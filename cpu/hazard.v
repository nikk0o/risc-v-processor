==> flow/design.v <==
module hazard_Detection_Unit(
	input clk,
	input reset,
	input go_to_next,
	input EX_invalid,
	input MEM_invalid,
	input is_load_EX,
	input is_load_MEM,
	input is_store_EX,
	input any_branch,
	input csr_write_mstatus,
	input csr_write,
	input ret,
	input took_branch,
	input is_branch_EX,
	input interrupt,
	input[31:0] ID_PC,
	input[31:0] EX_PC,
	input[31:0] MEM_PC,
	input any_excep,
	input[4:0] rs1,
	input[4:0] rs2,
	input[4:0] rd,
	output reg forward_EX_A,
	output reg forward_EX_B,
	output reg forward_MEM_A_L,
	output reg forward_MEM_B_L,
	output reg forward_MEM_A,
	output reg forward_MEM_B,
	output reg set_invalid_IF,
	output reg set_invalid_ID,
	output reg set_invalid_EX,
	output reg set_invalid_MEM,
	output reg set_invalid_WB,
	output reg stop_IF,
	output reg stop_ID
	);
	reg[4:0] EX_rd;
	reg[4:0] MEM_rd;
	reg[4:0] WB_rd;
	reg rs1_nz;
	reg rs2_nz;
	always @(negedge clk) begin
		EX_rd <= reset ? 0 : go_to_next ? rd : EX_rd;
		MEM_rd <= reset ? 0 : go_to_next ? EX_rd : MEM_rd;
	end
	always @(*) begin
		stop_IF = ~took_branch && (
			(is_load_EX || is_store_EX) && csr_write_mstatus && !EX_invalid
			|| is_load_EX && (forward_EX_A || forward_EX_B) && !EX_invalid)
			|| is_load_MEM && (forward_MEM_A_L || forward_MEM_B_L) && !MEM_invalid;
		stop_ID = ~took_branch && (
			(is_load_EX || is_store_EX) && csr_write_mstatus && !EX_invalid
			|| is_load_EX && (forward_EX_A || forward_EX_B) && !EX_invalid)
			|| is_load_MEM && (forward_MEM_A_L || forward_MEM_B_L) && !MEM_invalid;
	end
	always @(*) begin
		if (reset) begin
			forward_EX_A = 0;
			forward_EX_B = 0;
			forward_MEM_A = 0;
			forward_MEM_B = 0;
			forward_MEM_A_L = 0;
			forward_MEM_B_L = 0;
			rs1_nz = 0;
			rs2_nz = 0;
			set_invalid_IF <= 0;
			set_invalid_EX = 0;
			set_invalid_MEM = 0;
			set_invalid_WB = 0;
			set_invalid_ID = 0;
		end
		else begin
			rs1_nz = |rs1;
			rs2_nz = |rs2;
			forward_EX_A = ~EX_invalid && rs1 == EX_rd && rs1_nz && EX_PC != ID_PC;
			forward_EX_B = ~EX_invalid && rs2 == EX_rd && rs2_nz && EX_PC != ID_PC;
			forward_MEM_A <= ~MEM_invalid && ~is_load_MEM && rs1_nz && (forward_EX_A ^ (rs1 == MEM_rd)) && MEM_PC != ID_PC;
			forward_MEM_B <= ~MEM_invalid && ~is_load_MEM && rs2_nz && (forward_EX_B ^ (rs2 == MEM_rd)) && MEM_PC != ID_PC;
			forward_MEM_A_L <= ~MEM_invalid && is_load_MEM && rs1_nz && (forward_EX_A ^ (rs1 == MEM_rd)) && MEM_PC != ID_PC;
			forward_MEM_B_L <= ~MEM_invalid && is_load_MEM && rs2_nz && (forward_EX_B ^ (rs2 == MEM_rd)) && MEM_PC != ID_PC;
			set_invalid_WB = 0;
			if (took_branch) begin
				set_invalid_IF <= 0;
				set_invalid_ID <= 1;
				set_invalid_EX <= 1;
				set_invalid_MEM <= 1;
			end
			else if (any_excep || ret) begin
				set_invalid_IF <= 0;
				set_invalid_ID <= 1;
				set_invalid_EX <= 1;
				set_invalid_MEM <= 1;
			end
			else if (interrupt) begin
				set_invalid_IF <= 1;
				set_invalid_ID <= 0;
				set_invalid_EX <= 0;
				set_invalid_MEM <= 0;
			end
			else if (stop_IF && ~stop_ID) begin
				set_invalid_IF <= 1;
				set_invalid_ID <= 1;
				set_invalid_EX <= 0;
				set_invalid_MEM <= 0;
			end
			else if (stop_ID) begin
				set_invalid_IF <= 0;
				set_invalid_ID <= 0;
				set_invalid_EX <= 1;
				set_invalid_MEM <= 0;
			end
			else begin
				set_invalid_IF <= 0;
				set_invalid_ID <= 0;
				set_invalid_EX <= 0;
				set_invalid_MEM <= 0;
			end
		end
	end
endmodule
# Step by step through the tools: hazard_Detection_Unit
# What the tools print for hazard_Detection_Unit, step after step.
# Lines are those of the file above, counted from 1.
# Library cell names are shortened.
# Not given: --
# setup
design,hazard_Detection_Unit
clock,clk
lib,sky130hd
lib_corner,tt_025C_1v80

# After elaboration
# Counts by Yosys on the flattened word-level netlist (proc, flatten, opt, wreduce; memories kept). Register bits leave out memories and registers merged into their read ports (data or address); mux counts leave out enables and synchronous resets folded into registers. Print and check cells are left out. Cells with the same type and inputs are merged into one.
# word_totals
out_inout_bits,13
register_bits,10
elab_cells,69
in_bits,127
# classes
n_logic,6
reduce_and_logical,37
n_mux,18
equal,6
# ops
op,n
!= test 32 bit,2
logical AND 1 bit,27
equality test 5 bit,4
2-to-1 mux 1 bit,18
OR reduction 5 bit,2
logical OR 1 bit,6
inverter 1 bit,4
bitwise XOR 1 bit,2
logical NOT 1 bit,2

# Longest topological paths
# Yosys ltp: most cells in a row. Word level: on the elaborated netlist, between registers, memories and ports. Mapped: between sequential cells and ports; inverters and the memories' decode and read muxes count.
# depth
word_depth,17
abc_area,0
ltp_mapped,9
depth_no_buf,7

# After synthesis
# Yosys stat after the flow's synthesis: flattened, memories mapped to cells. It holds for the ABC_AREA given above (unset counts as 0); a run with the other value may have another netlist.
# mapped
area_um2,1592.8
stdcells,197
buf_cells,7
seqArea_um2,200.2
ffs,10
# types
cell,n,type_area_um2
xor2_1,76,665.638
dfxtp_1,10,200.192
nor4_1,21,131.376
mux2i_1,10,100.096
xnor2_1,10,87.584
nor2_1,15,56.304
nor3_1,8,40.038
nor2_2,5,31.28
nand3_1,5,25.024
nand4_1,4,25.024
buf_4,3,22.522
buf_6,2,22.522
nor3b_1,3,22.522
or4_4,2,22.522
o211ai_1,2,15.014
or4_1,2,15.014
inv_1,3,11.261
o311a_2,1,11.261
# Not listed: further types 13, cells in them 15.

# hazard_Detection_Unit: 2 stored runs of the Yosys and OpenROAD flow on sky130hd. The settings differ; the order carries no meaning. The constraints put input and output delay at 20% of the set period each and load the outputs with 0.01 pF.
# Among the settings, -- means not set for that run.
run,period_ns,CORE_UTILIZATION,SETUP_SLACK_MARGIN,PLACE_DENSITY_LB_ADDON,CORE_MARGIN,CELL_PAD_IN_SITES_DETAIL_PLACEMENT,TNS_END_PERCENT,GPL_TIMING_DRIVEN,GPL_ROUTABILITY_DRIVEN,CTS_CLUSTER_SIZE,CTS_CLUSTER_DIAMETER,CAP_MARGIN,MIN_ROUTING_LAYER,MAX_ROUTING_LAYER,SLEW_MARGIN,ABC_AREA
job 1,4.32,72,-0.33,0.18,6,2,60,1,1,51,336,5,met2,met5,20,--
job 2,8.84,60,-0.34,0.29,5,--,55,--,--,--,--,20,--,met4,20,0
# Job 1: not finished: placement ended with error FLW-0024
# Job 2: not finished: placement ended with error FLW-0024
